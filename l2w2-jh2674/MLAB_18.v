==> flow/design.v <==
module MLAB_18(
 output reg signed [17:0] out,    
 input signed [17:0] data,    
 input [3:0] address,         
 input [1:0] patch_index,     
 input we, clk                
);
	parameter patch_size = 16;    
	reg [17:0] mem [47:0];        
	always @ (posedge clk) begin
		if (we) begin     
			mem[patch_index * patch_size + address] <= data;
		end               
		out <= mem[patch_index * patch_size + address];
	end
endmodule
Reports on MLAB_18:

Tool output for the design above, in the order of the flow.
Lines are those of the file above, counted from 1.
A cell with -- has no value.

* top module: MLAB_18
* clock port: clk
* library: sky130hd
* library corner: tt_025C_1v80

Elaborated design:

Counts by Yosys on the flattened word-level netlist (proc, flatten, opt, wreduce; memories kept). Register bits leave out memories and registers merged into their read ports (data or address); mux counts leave out enables and synchronous resets folded into registers. Print and check cells are left out. Cells with the same type and inputs are merged into one.
Memory sizes are those after Yosys's memory passes, which may raise the word count (mostly to a power of two), join words into wider ones and drop unused or constant bits.

* mux-type cells: 3
* add/subtract/negate cells: 1

Operator list (number)
* two-way mux 18 bit: 1
* adder 6 x 4 -> 6 bit: 1
* two-way mux 6 bit: 1
* two-way mux 1 bit: 1

* memories: 1
* output and inout bits: 18
* bits in registers: 0
* word width x clocked read ports: 18
* cells after elaboration: 5
* memory bits (writable): 864
* input port bits: 26

Memories
* mem: words 48, width 18, rd ports 1, write ports 1, RTL line 9 `reg [17:0] mem [47:0];`

Logic depth:

Longest topological path by Yosys (ltp), each cell counted once; first at word level (registers and memories cut), then after technology mapping (sequential cells cut; the memories' decode and read muxes count).

* depth in word-level cells: 2
* ABC_AREA: 0
* mapped depth: 10
* depth with buffers taken out: 5

Mapped cells and area:

The flow's flattened synthesis, as Yosys stat reports it; memories are mapped. The netlist is that of the ABC_AREA named above (0 if unset); the other value can give another one.
The area totals of this step are shown rounded.

Cells by type
* sky130_fd_sc_hd__edfxtp_1: number 864, total area 2.59E+04 µm²
* sky130_fd_sc_hd__a221oi_1: number 104, total area 910.874 µm²
* sky130_fd_sc_hd__a22oi_1: number 101, total area 758.227 µm²
* sky130_fd_sc_hd__mux2i_1: number 68, total area 680.653 µm²
* sky130_fd_sc_hd__mux2_2: number 43, total area 484.214 µm²
* sky130_fd_sc_hd__mux4_2: number 20, total area 450.432 µm²
* sky130_fd_sc_hd__dfxtp_1: number 18, total area 360.346 µm²
* sky130_fd_sc_hd__buf_2: number 70, total area 350.336 µm²
* sky130_fd_sc_hd__nand2_1: number 82, total area 307.795 µm²
* sky130_fd_sc_hd__nor2_1: number 74, total area 277.766 µm²
* sky130_fd_sc_hd__a21oi_1: number 48, total area 240.23 µm²
* sky130_fd_sc_hd__a22o_1: number 25, total area 218.96 µm²
* sky130_fd_sc_hd__o22ai_1: number 33, total area 206.448 µm²
* sky130_fd_sc_hd__o21ai_0: number 40, total area 200.192 µm²
* sky130_fd_sc_hd__buf_6: number 17, total area 191.434 µm²
* sky130_fd_sc_hd__nand2b_1: number 23, total area 143.888 µm²
* sky130_fd_sc_hd__o211ai_1: number 18, total area 135.13 µm²
* sky130_fd_sc_hd__a221o_1: number 12, total area 120.115 µm²

Other cell types: 59; their cells: 264.

* mapped flip-flops: 882
* sequential area: 26000 µm²
* buffer cells: 137
* mapped area: 34000 µm²
* mapped cells: 1924

Path before layout:

OpenSTA on the mapped netlist: ideal clock, no wires. The path of least setup slack (recovery checks aside). Input and output delay are each 20% of the period. Register names are those of the netlist, which keeps one name where synthesis merged equal registers.

* kind: input to register
* start point: in address[1]
* end point: mem mem[40][0]
* path slack: 1049 ps
* path delay: 2343 ps
* stages: 7
* external input delay: 848 ps
* required time: 3847 ps
* data arrival time: 2798 ps
* setup time: 393 ps
* path buffers: 4
* clock period: 4240 ps
* time at the first pin: 848 ps
* period reached after synthesis: 3191 ps

"path delay" = arrival - input delay + setup time.
"stages" counts driving pins, that of a launching flip-flop among them; a cell with two outputs on the path counts twice.
"period reached after synthesis" = period - worst setup slack (recovery checks aside). The figure is calculated, with input and output delays left at 20% of the set period.
The rows between start and end are the longest chain of elaborated cells between them; the timing report does not say that the signal goes this way. Where chains are equally long, one stands for them.
Each line given opens the expression or statement behind the cell; cells for indexed reads and writes are added by Yosys, which also makes memories of some case tables.

* cells stage by stage: sky130_fd_sc_hd__buf_6 -> sky130_fd_sc_hd__buf_2 -> sky130_fd_sc_hd__nor2_1 -> sky130_fd_sc_hd__buf_2 -> sky130_fd_sc_hd__buf_2 -> sky130_fd_sc_hd__nand2_1 -> sky130_fd_sc_hd__nor2_1
* length of the longest elaborated chain: 2
* elaborated cells on any way between the ends: 2
* classes of those cells: add/sub (1); mux (1)

RTL lines, path post-synthesis
* start: declaration: RTL line 4 `input [3:0] address,`
* adder 6 x 4 -> 6 bit: RTL line 12 `mem[patch_index * patch_size + address] <= data;`
* two-way mux 6 bit: RTL line 11 `if (we) begin`
* end: declaration: RTL line 9 `reg [17:0] mem [47:0];`

Path in the finished layout:

From the final timing report of stored run 1: the path of least setup slack in the routed layout; clock arrival at registers is part of the times.
The report prints the path's times to 10 ps; the period is as set.

* kind: input to register
* start point: in address[1]
* end point: reg out[12]
* external input delay: 1190 ps
* path slack: 1640 ps
* required time: 6470 ps
* data arrival time: 4830 ps
* path buffers: 2
* stages: 7
* time at the first pin: 1190 ps
* setup time: 130 ps
* clock period: 5940 ps

The rows between start and end are the longest chain of elaborated cells between them; the timing report does not say that the signal goes this way. Where chains are equally long, one stands for them.

* cells stage by stage: sky130_fd_sc_hd__buf_6 -> sky130_fd_sc_hd__nand2b_1 -> sky130_fd_sc_hd__buf_4 -> sky130_fd_sc_hd__o22ai_1 -> sky130_fd_sc_hd__a211oi_1 -> sky130_fd_sc_hd__o22ai_1 -> sky130_fd_sc_hd__or4b_1
* length of the longest elaborated chain: 1
* elaborated cells on any way between the ends: 1
* classes of those cells: add/sub (1)

RTL lines, path after layout
* start: declaration: RTL line 4 `input [3:0] address,`
* adder 6 x 4 -> 6 bit: RTL line 14 `out <= mem[patch_index * patch_size + address];`
* end: declaration: RTL line 2 `output reg signed [17:0] out,`

Design MLAB_18 on sky130hd. What follows are 2 stored runs of the flow, each under its own settings; their order means nothing. The constraints put input and output delay at 20% of the set period each and load the outputs with 0.01 pF.
"achieved clock period" = clock period - worst setup slack. The figure is calculated, with input and output delays left at 20% of the set period.
"allowed time less slack (worst setup path)" is the time allowed to the run's worst setup path (the clock period less input and output delay, where it has them) less its slack. Clock arrival times count: a late capture clock shortens it, a late launch clock lengthens it.
"total power after layout" rests on the timing tool's default activity at the inputs, not on a simulated workload.
"allowed time less slack (worst setup path)" is known to 10 ps.
Measured values are rounded.

### Stored run 1

Settings: `period_ns=5.94`, `CORE_UTILIZATION=27`, `SETUP_SLACK_MARGIN=0.9`, `PLACE_DENSITY_LB_ADDON=0.13`, `HOLD_SLACK_MARGIN=-0.09`, `CELL_PAD_IN_SITES_DETAIL_PLACEMENT=2`, `TNS_END_PERCENT=60`, `CTS_CLUSTER_SIZE=59`, `MIN_ROUTING_LAYER=met1`, `CAP_MARGIN=20`, `CORE_MARGIN=2`, `SLEW_MARGIN=20`

- Setup total negative slack: 0 ps
- Yosys chip area after synthesis: 34,000 µm²
- Achieved clock period: 4,298 ps
- Setup slack of the worst path: 1,600 ps
- Total power after layout: 0.014 W
- Post-route utilization: 0.32
- Worst-case hold slack: 620 ps
- Allowed time less slack (worst setup path): 3,110 ps
- Type of the worst setup path: input to register
- Total die area: 130,000 µm²
- Standard-cell area after layout: 40,000 µm²

### Stored run 2

Settings: `period_ns=2.68`, `CAP_MARGIN=20`, `CORE_MARGIN=2`, `CORE_UTILIZATION=40`, `SLEW_MARGIN=20`

- Setup total negative slack: 0 ps
- Yosys chip area after synthesis: 34,000 µm²
- Achieved clock period: 2,423 ps
- Setup slack of the worst path: 260 ps
- Total power after layout: 0.03 W
- Post-route utilization: 0.49
- Worst-case hold slack: 380 ps
- Allowed time less slack (worst setup path): 1,890 ps
- Type of the worst setup path: input to register
- Total die area: 87,000 µm²
- Standard-cell area after layout: 41,000 µm²
